==> flow/design.v <==
`timescale 1ns/1ps
`default_nettype none
module dma_controller #(
    parameter integer C_S_AXI_DATA_WIDTH = 32,
    parameter integer C_S_AXI_ADDR_WIDTH = 32,
    parameter integer C_M_AXI_DATA_WIDTH = 32,
    parameter integer C_M_AXI_ADDR_WIDTH = 32
)(
    input  wire                              ACLK,
    input  wire                              ARESETn,
    input  wire [C_S_AXI_ADDR_WIDTH-1:0]     S_AXI_AWADDR,
    input  wire                              S_AXI_AWVALID,
    output wire                              S_AXI_AWREADY,
    input  wire [C_S_AXI_DATA_WIDTH-1:0]     S_AXI_WDATA,
    input  wire [C_S_AXI_DATA_WIDTH/8-1:0]   S_AXI_WSTRB,
    input  wire                              S_AXI_WVALID,
    output wire                              S_AXI_WREADY,
    output wire [1:0]                        S_AXI_BRESP,
    output wire                              S_AXI_BVALID,
    input  wire                              S_AXI_BREADY,
    input  wire [C_S_AXI_ADDR_WIDTH-1:0]     S_AXI_ARADDR,
    input  wire                              S_AXI_ARVALID,
    output wire                              S_AXI_ARREADY,
    output wire [C_S_AXI_DATA_WIDTH-1:0]     S_AXI_RDATA,
    output wire [1:0]                        S_AXI_RRESP,
    output wire                              S_AXI_RVALID,
    input  wire                              S_AXI_RREADY,
    output wire [C_M_AXI_ADDR_WIDTH-1:0]     M_AXI_ARADDR,
    output wire [7:0]                        M_AXI_ARLEN,
    output wire [2:0]                        M_AXI_ARSIZE,
    output wire [1:0]                        M_AXI_ARBURST,
    output wire                              M_AXI_ARVALID,
    input  wire                              M_AXI_ARREADY,
    input  wire [C_M_AXI_DATA_WIDTH-1:0]     M_AXI_RDATA,
    input  wire [1:0]                        M_AXI_RRESP,
    input  wire                              M_AXI_RLAST,
    input  wire                              M_AXI_RVALID,
    output wire                              M_AXI_RREADY,
    output wire [C_M_AXI_DATA_WIDTH-1:0]     m_axis_data,
    output wire                              m_axis_valid,
    input  wire                              m_axis_ready,
    output wire                              interrupt
);
    localparam [C_S_AXI_ADDR_WIDTH-1:0] ADDR_AP_CTRL     = 'h00;
    localparam [C_S_AXI_ADDR_WIDTH-1:0] ADDR_SOURCE_ADDR = 'h10;
    localparam [C_S_AXI_ADDR_WIDTH-1:0] ADDR_LENGTH     = 'h18;
    localparam AP_START = 0, AP_DONE = 1, AP_IDLE = 2, AP_READY = 3;
    reg  axi_awready_reg, axi_wready_reg, axi_bvalid_reg;
    reg  [1:0] axi_bresp_reg;
    reg  axi_arready_reg, axi_rvalid_reg;
    reg  [1:0] axi_rresp_reg;
    reg  [C_S_AXI_DATA_WIDTH-1:0] axi_rdata_reg;
    reg  [C_S_AXI_ADDR_WIDTH-1:0] axi_awaddr, axi_araddr;
    assign S_AXI_AWREADY = axi_awready_reg;
    assign S_AXI_WREADY  = axi_wready_reg;
    assign S_AXI_BRESP   = axi_bresp_reg;
    assign S_AXI_BVALID  = axi_bvalid_reg;
    assign S_AXI_ARREADY = axi_arready_reg;
    assign S_AXI_RDATA   = axi_rdata_reg;
    assign S_AXI_RRESP   = axi_rresp_reg;
    assign S_AXI_RVALID  = axi_rvalid_reg;
    reg  ap_start_reg;
    wire ap_done, ap_idle, ap_ready;
    reg  [C_M_AXI_ADDR_WIDTH-1:0] source_addr_reg;
    reg  [31:0] length_reg;
    always @(posedge ACLK) begin
        if (!ARESETn) begin
            axi_awready_reg <= 1'b0; axi_wready_reg <= 1'b0;
            axi_bvalid_reg  <= 1'b0; axi_bresp_reg  <= 2'b0;
            axi_awaddr      <= '0;
        end else begin
            axi_awready_reg <= (~axi_awready_reg && S_AXI_AWVALID && S_AXI_WVALID);
            axi_wready_reg  <= (~axi_wready_reg  && S_AXI_AWVALID && S_AXI_WVALID);
            if (S_AXI_AWVALID && S_AXI_WVALID) axi_awaddr <= S_AXI_AWADDR;
            if (axi_bvalid_reg && S_AXI_BREADY) axi_bvalid_reg <= 1'b0;
            if (axi_awready_reg && S_AXI_AWVALID && axi_wready_reg && S_AXI_WVALID) begin
                axi_bvalid_reg <= 1'b1;
                axi_bresp_reg  <= 2'b00;
            end
        end
    end
    always @(posedge ACLK) begin
        if (!ARESETn) begin
            ap_start_reg    <= 1'b0;
            source_addr_reg <= '0;
            length_reg      <= '0;
        end else if (axi_awready_reg && S_AXI_AWVALID && axi_wready_reg && S_AXI_WVALID) begin
            case (axi_awaddr)
                ADDR_AP_CTRL:     ap_start_reg    <= S_AXI_WDATA[AP_START];
                ADDR_SOURCE_ADDR: source_addr_reg <= S_AXI_WDATA[C_M_AXI_ADDR_WIDTH-1:0];
                ADDR_LENGTH:      length_reg      <= S_AXI_WDATA;
            endcase
        end
    end
    always @(posedge ACLK) begin
        if (!ARESETn) begin
            axi_arready_reg <= 1'b0; axi_rvalid_reg <= 1'b0;
            axi_rresp_reg   <= 2'b0; axi_araddr     <= '0; axi_rdata_reg <= '0;
        end else begin
            axi_arready_reg <= (~axi_arready_reg && S_AXI_ARVALID);
            if (axi_arready_reg && S_AXI_ARVALID) axi_araddr <= S_AXI_ARADDR;
            if (axi_arready_reg && S_AXI_ARVALID && ~axi_rvalid_reg) begin
                axi_rvalid_reg <= 1'b1; axi_rresp_reg <= 2'b00;
                case (S_AXI_ARADDR)
                    ADDR_AP_CTRL:     axi_rdata_reg <= {28'b0, ap_ready, ap_idle, ap_done, ap_start_reg};
                    ADDR_SOURCE_ADDR: axi_rdata_reg <= source_addr_reg;
                    ADDR_LENGTH:      axi_rdata_reg <= length_reg;
                    default:          axi_rdata_reg <= '0;
                endcase
            end else if (axi_rvalid_reg && S_AXI_RREADY) begin
                axi_rvalid_reg <= 1'b0;
            end
        end
    end
    localparam [1:0] S_IDLE=2'b00, S_SEND_ADDR=2'b01, S_READ=2'b10, S_DONE=2'b11;
    reg [1:0] state;
    reg [C_M_AXI_ADDR_WIDTH-1:0] current_addr;
    reg [31:0] remaining_bytes;
    reg arvalid_reg;
    reg [7:0] arlen_reg;                  
    reg [7:0] beats_left_in_burst;        
    localparam integer BYTES_PER_BEAT = (C_M_AXI_DATA_WIDTH/8);
    localparam [2:0]  AXI_SIZE  = $clog2(BYTES_PER_BEAT);
    assign M_AXI_ARADDR  = current_addr;
    assign M_AXI_ARSIZE  = AXI_SIZE;
    assign M_AXI_ARBURST = 2'b01;         
    assign M_AXI_ARVALID = arvalid_reg;
    assign M_AXI_ARLEN   = arlen_reg;
    assign m_axis_data   = M_AXI_RDATA;
    assign m_axis_valid  = M_AXI_RVALID;
    assign M_AXI_RREADY  = m_axis_ready;
    reg interrupt_reg;
    assign interrupt = interrupt_reg;
    wire ap_idle_w = (state==S_IDLE);
    wire ap_done_w = (state==S_DONE);
    assign ap_idle  = ap_idle_w;
    assign ap_done  = ap_done_w;
    assign ap_ready = ap_idle_w | ap_done_w;
    always @(posedge ACLK) begin
        if (!ARESETn) begin
            state <= S_IDLE;
            arvalid_reg <= 1'b0;
            arlen_reg   <= 8'd0;
            beats_left_in_burst <= 8'd0;
            current_addr <= '0;
            remaining_bytes <= '0;
            interrupt_reg <= 1'b0;
        end else begin
            case (state)
            S_IDLE: begin
                interrupt_reg <= 1'b0;
                if (ap_start_reg) begin
                    current_addr    <= source_addr_reg;
                    remaining_bytes <= length_reg;
                    state           <= S_SEND_ADDR;
                end
            end
            S_SEND_ADDR: begin
                if (remaining_bytes == 0) begin
                    state <= S_DONE;
                end else if (!arvalid_reg) begin
                    integer beats;
                    beats = remaining_bytes / BYTES_PER_BEAT;
                    if (beats == 0) beats = 1;
                    if (beats > 256) beats = 256;
                    arlen_reg           <= beats[7:0]-1;
                    beats_left_in_burst <= beats[7:0];
                    arvalid_reg         <= 1'b1;
                end else if (arvalid_reg && M_AXI_ARREADY) begin
                    arvalid_reg   <= 1'b0;
                    state         <= S_READ;
                end
            end
            S_READ: begin
                if (M_AXI_RVALID && m_axis_ready) begin
                    current_addr     <= current_addr + BYTES_PER_BEAT;
                    remaining_bytes  <= (remaining_bytes > BYTES_PER_BEAT) ? (remaining_bytes - BYTES_PER_BEAT) : 0;
                    if (beats_left_in_burst != 0) beats_left_in_burst <= beats_left_in_burst - 1'b1;
                    if (M_AXI_RLAST) begin
                        if (remaining_bytes <= BYTES_PER_BEAT) begin
                            if (remaining_bytes - BYTES_PER_BEAT == 0)
                                state <= S_DONE;
                            else
                                state <= S_SEND_ADDR;
                        end else begin
                            state <= S_SEND_ADDR;
                        end
                    end
                end
            end
            S_DONE: begin
                interrupt_reg <= 1'b1;
                if (ap_start_reg) ap_start_reg <= 1'b0;
                state <= S_IDLE;
            end
            endcase
        end
    end
endmodule
`default_nettype wire
Tool chain data of dma_controller
What the tools print for dma_controller, step after step.
Lines are those of the file above, counted from 1.
Operators: Yosys type, input widths -> output width; for muxes data width and select width s.
Library cell names are shortened.
The mark - stands for no value.
- top module: dma_controller
- clock port: ACLK
- library: sky130hd
- corner: tt_025C_1v80

Elaborated design
Yosys after proc, flatten, opt, wreduce and memory -nomap, before mapping. Memory bits, and registers merged into a memory's read port (data or address), are not among the register bits. Print and check cells are not counted. Equal cells are merged and count once.
- bits in registers at 209
- noted latch bits: 0
- RAM bits: 0
- ROM bits: 0
- clocked read ports x word width: 0
- memories at 0
- bits of input ports: 145
- output and inout bits at 122
- add/sub/neg operators at 3
- $mul: 0
- noted divide/modulo/power cells: 0
- order comparisons at 3
- noted equality and inequality tests: 11
- shifts and indexed selects at 0
- mux-type cells: 31
- noted bitwise logic cells: 8
- noted reduce/logical cells: 31
- operator list (operator ; number):
    $mux 32 ; 9
    $eq 32x5->1 const B ; 4
    $logic_not 32->1 ; 4
    $pmux 32 s3 ; 1
    $mux 8 ; 5
    $gt 32x10->1 const B ; 1
    $add 32x3->32 const B ; 1
    $sub 32x3->32 const B ; 1
    $gt 32x3->1 const B ; 1
    $le 32x3->1 const B ; 1
    $mux 30 ; 1
    $logic_and 1x1->1 ; 15
    $mux 2 ; 7
    $reduce_bool 2->1 ; 4
    $sub 8x1->8 const B ; 1
    $not 1->1 ; 7
    $reduce_and 2->1 ; 3
    $ne 3x3->1 const B ; 2
    $reduce_and 3->1 ; 2
    $reduce_and 6->1 ; 1
    $pmux 2 s3 ; 1
    $mux 1 ; 6
    $eq 2x2->1 const B ; 2
    $ne 2x2->1 const B ; 2
    $reduce_bool 4->1 ; 1
    $eq 2x1->1 const B ; 1
    $logic_not 2->1 ; 1
    $pmux 1 s2 ; 1
    $or 1x1->1 ; 1

Logic depth
Yosys ltp: most cells in a row. Word level: on the elaborated netlist, between registers, memories and ports. Mapped: between sequential cells and ports; inverters and the memories' decode and read muxes count.
- word-level depth: 13
- ABC_AREA at 0
- depth in mapped cells at 12
- depth with buffers taken out at 12

Synthesis result
Yosys stat after the flow's synthesis: flattened, memories mapped to cells. It holds for the ABC_AREA given above (unset counts as 0); a run with the other value may have another netlist.
The area totals of this step are shown rounded.
- cell types (type ; number):
    dfxtp_1 ; 207
    nand2_1 ; 266
    a21oi_1 ; 127
    buf_4 ; 46
    mux2i_1 ; 34
    o21ai_0 ; 52
    nor2_1 ; 63
    clkbuf_1 ; 56
    nand3_1 ; 32
    nor4_1 ; 24
    xnor2_1 ; 15
    xor2_1 ; 15
    nor3_1 ; 23
    nand4_1 ; 16
    or3_1 ; 12
    a31oi_1 ; 11
    nor4_4 ; 3
    ha_1 ; 5
Not listed: further types 33, cells in them 95.
- noted cell count: 1102
- cell area after synthesis: 8900 um^2
- sequential area at 4140 um^2
- flip-flop cells: 207
- buffers at 110

Timing after synthesis
Path of least setup slack by OpenSTA after synthesis, without wires, with an ideal clock, recovery checks aside; 20% of the period is set as input and as output delay. Where synthesis merged equal registers, the netlist keeps one of their names.
- path type: reg2reg
- from: register remaining_bytes[2]
- to: register arlen_reg[6]
- noted period: 5.4 ns
- arrival at 2.766 ns
- setup slack at 2.502 ns
- noted path delay: 2.898 ns
- noted stages on the path: 12
- path buffers at 0
- synthesis period reached at 2.898 ns
"path delay" is the arrival time less input delay plus setup time.
"stages on the path" counts driving pins, that of a launching flip-flop among them; a cell with two outputs on the path counts twice.
"synthesis period reached" = period - worst setup slack (recovery checks aside). The figure is calculated, with input and output delays left at 20% of the set period.
Between the ends stands the longest chain of elaborated cells between them, by number of cells; it is not shown to be the way that was timed. Of several equally long chains one is given.
A line is the first line of the expression or statement that the cell stems from. Yosys adds cells for indexed reads and writes and turns some case tables into memories.
A register here has more assigning lines than the two given.
- cells stage by stage: dfxtp_1 > inv_1 > ha_1 > nor3b_1 > nand4_1 > or3_1 > nand3_1 > ha_1 > nand3_1 > xnor2_1 > nor4b_1 > nor4_1
- cells in the longest elaborated chain: 13
- noted elaborated cells on any way between the ends: 16
- those cells by class: 1 x add/sub; 1 x compare; 10 x mux; 1 x logic; 3 x reduce/logical
- ends and longest elaborated chain, post-synthesis (what ; RTL line ; source):
    start: declaration ; 118 ; reg [31:0] remaining_bytes;
    start: assignment ; 154 ; remaining_bytes <= length_reg;
    start: assignment ; 177 ; remaining_bytes  <= (remaining_bytes > BYTES_PER_BEAT) ? (remaining_bytes - BYTES_PER_BEAT) : 0;
    $logic_not 32->1 ; 164 ; if (beats == 0) beats = 1;
    $mux 30 ; 164 ;
    $mux 32 ; 161 ; end else if (!arvalid_reg) begin
    $mux 32 ; 159 ; if (remaining_bytes == 0) begin
    $mux 32 ; 149 ; case (state)
    $mux 32 ; 140 ; if (!ARESETn) begin
    $gt 32x10->1 ; 165 ; if (beats > 256) beats = 256;
    $mux 8 ; 165 ;
    $mux 8 ; 161 ;
    $mux 8 ; 159 ;
    $mux 8 ; 149 ;
    $mux 8 ; 140 ;
    $sub 8x1->8 ; 166 ; arlen_reg           <= beats[7:0]-1;
    end: assignment ; 143 ; arlen_reg   <= 8'd0;
    end: assignment ; 166 ;
    end: declaration ; 120 ; reg [7:0] arlen_reg;

Path in the finished layout
Path of least setup slack in the final report of entry B (OpenROAD, finished layout, wires in). Where an end is a register, its clock arrival counts in the times.
- path type: reg2reg
- from: register remaining_bytes[20]
- to: register arlen_reg[6]
- noted period: 2.54 ns
- arrival at 2.97 ns
- setup slack at -0.04 ns
- noted stages on the path: 10
- path buffers at 0
Between the ends stands the longest chain of elaborated cells between them, by number of cells; it is not shown to be the way that was timed. Of several equally long chains one is given.
A register here has more assigning lines than the two given.
- cells stage by stage: dfxtp_2 > or3_4 > or4b_4 > or3_4 > nand3_2 > ha_4 > nand3_2 > xnor2_2 > nor4b_2 > nor4_1
- cells in the longest elaborated chain: 13
- noted elaborated cells on any way between the ends: 16
- those cells by class: 1 x add/sub; 1 x compare; 10 x mux; 1 x logic; 3 x reduce/logical
- ends and longest elaborated chain, post-layout (what ; RTL line ; source):
    start: declaration ; 118 ; reg [31:0] remaining_bytes;
    start: assignment ; 154 ; remaining_bytes <= length_reg;
    start: assignment ; 177 ; remaining_bytes  <= (remaining_bytes > BYTES_PER_BEAT) ? (remaining_bytes - BYTES_PER_BEAT) : 0;
    $logic_not 32->1 ; 164 ; if (beats == 0) beats = 1;
    $mux 30 ; 164 ;
    $mux 32 ; 161 ; end else if (!arvalid_reg) begin
    $mux 32 ; 159 ; if (remaining_bytes == 0) begin
    $mux 32 ; 149 ; case (state)
    $mux 32 ; 140 ; if (!ARESETn) begin
    $gt 32x10->1 ; 165 ; if (beats > 256) beats = 256;
    $mux 8 ; 165 ;
    $mux 8 ; 161 ;
    $mux 8 ; 159 ;
    $mux 8 ; 149 ;
    $mux 8 ; 140 ;
    $sub 8x1->8 ; 166 ; arlen_reg           <= beats[7:0]-1;
    end: assignment ; 143 ; arlen_reg   <= 8'd0;
    end: assignment ; 166 ;
    end: declaration ; 120 ; reg [7:0] arlen_reg;

# Flow runs of dma_controller

Module dma_controller, platform sky130hd: 2 stored runs of the flow (Yosys, OpenROAD) with differing settings, in no particular order. Input and output delays are each 20% of the period that was set; the output load is 0.01 pF.
"reached clock period" = clock period - worst setup slack. The figure is calculated, with input and output delays left at 20% of the set period.
"worst setup path time" means the part of the period allowed to the worst setup path (the constraints hold back 20% at inputs and 20% at outputs) less its slack; where the path has registers, the arrival times of their clocks count too.
"power" rests on the timing tool's default activity at the inputs, not on a simulated workload.
Values from the reports are rounded here.

Entry A

==> flow/run.sh <==
#!/bin/bash
# the make line also repeats the synthesis and layout settings of config.mk as NAME=value (left out here)
make -C /OpenROAD-flow-scripts/flow DESIGN_CONFIG=/design/flow/config.mk WORK_HOME=/design/flow/orfs CLKGATE_MAP_FILE= finish
==> flow/config.mk <==
export PLATFORM = sky130hd
export DESIGN_NAME = dma_controller
export DESIGN_NICKNAME = dma_controller
export VERILOG_FILES = /design/flow/design.v
export SDC_FILE = /design/flow/constraint.sdc
export NUM_CORES = 4
export LEC_CHECK = 0
export ABC_AREA = 1
export CAP_MARGIN = 20
export CELL_PAD_IN_SITES_DETAIL_PLACEMENT = 2
export CORE_ASPECT_RATIO = 0.61
export CORE_MARGIN = 2
export CORE_UTILIZATION = 58
export CTS_CLUSTER_DIAMETER = 125
export CTS_CLUSTER_SIZE = 60
export GPL_ROUTABILITY_DRIVEN = 1
export GPL_TIMING_DRIVEN = 1
export MAX_ROUTING_LAYER = met4
export MIN_ROUTING_LAYER = met2
export SETUP_SLACK_MARGIN = 0.3
export SLEW_MARGIN = 20
==> flow/constraint.sdc <==
create_clock -name core_clock -period 2.99 [get_ports {ACLK}]
set_input_delay 0.5980 -clock core_clock [delete_from_list [all_inputs] [get_ports {ACLK}]]
set_output_delay 0.5980 -clock core_clock [all_outputs]
set_load 0.01 [all_outputs]

Entry A: unfinished; error DPL-0033 in placement.

Entry B

==> flow/run.sh <==
#!/bin/bash
# the make line also repeats the synthesis and layout settings of config.mk as NAME=value (left out here)
make -C /OpenROAD-flow-scripts/flow DESIGN_CONFIG=/design/flow/config.mk WORK_HOME=/design/flow/orfs CLKGATE_MAP_FILE= finish
==> flow/config.mk <==
export PLATFORM = sky130hd
export DESIGN_NAME = dma_controller
export DESIGN_NICKNAME = dma_controller
export VERILOG_FILES = /design/flow/design.v
export SDC_FILE = /design/flow/constraint.sdc
export NUM_CORES = 4
export LEC_CHECK = 0
export CAP_MARGIN = 20
export CELL_PAD_IN_SITES_GLOBAL_PLACEMENT = 0
export CORE_MARGIN = 2
export CORE_UTILIZATION = 41
export PLACE_DENSITY_LB_ADDON = 0.06
export SETUP_SLACK_MARGIN = 0.02
export SLEW_MARGIN = 0
==> flow/constraint.sdc <==
create_clock -name core_clock -period 2.54 [get_ports {ACLK}]
set_input_delay 0.5080 -clock core_clock [delete_from_list [all_inputs] [get_ports {ACLK}]]
set_output_delay 0.5080 -clock core_clock [all_outputs]
set_load 0.01 [all_outputs]

Measured in entry B:
- post-route worst hold slack: 0.435 ns
- noted the reached clock period: 2.579 ns
- noted the standard-cell area of the final layout: 12200 um^2
- noted the worst slack on setup checks: -0.039 ns
- noted the die area: 22900 um^2
- power: 7.11 mW
- setup TNS at -0.043 ns
- worst setup path time at 2.58 ns
- worst path kind: reg2reg
- final design utilization at 57.4%
- noted the synthesized cell area: 8900 um^2
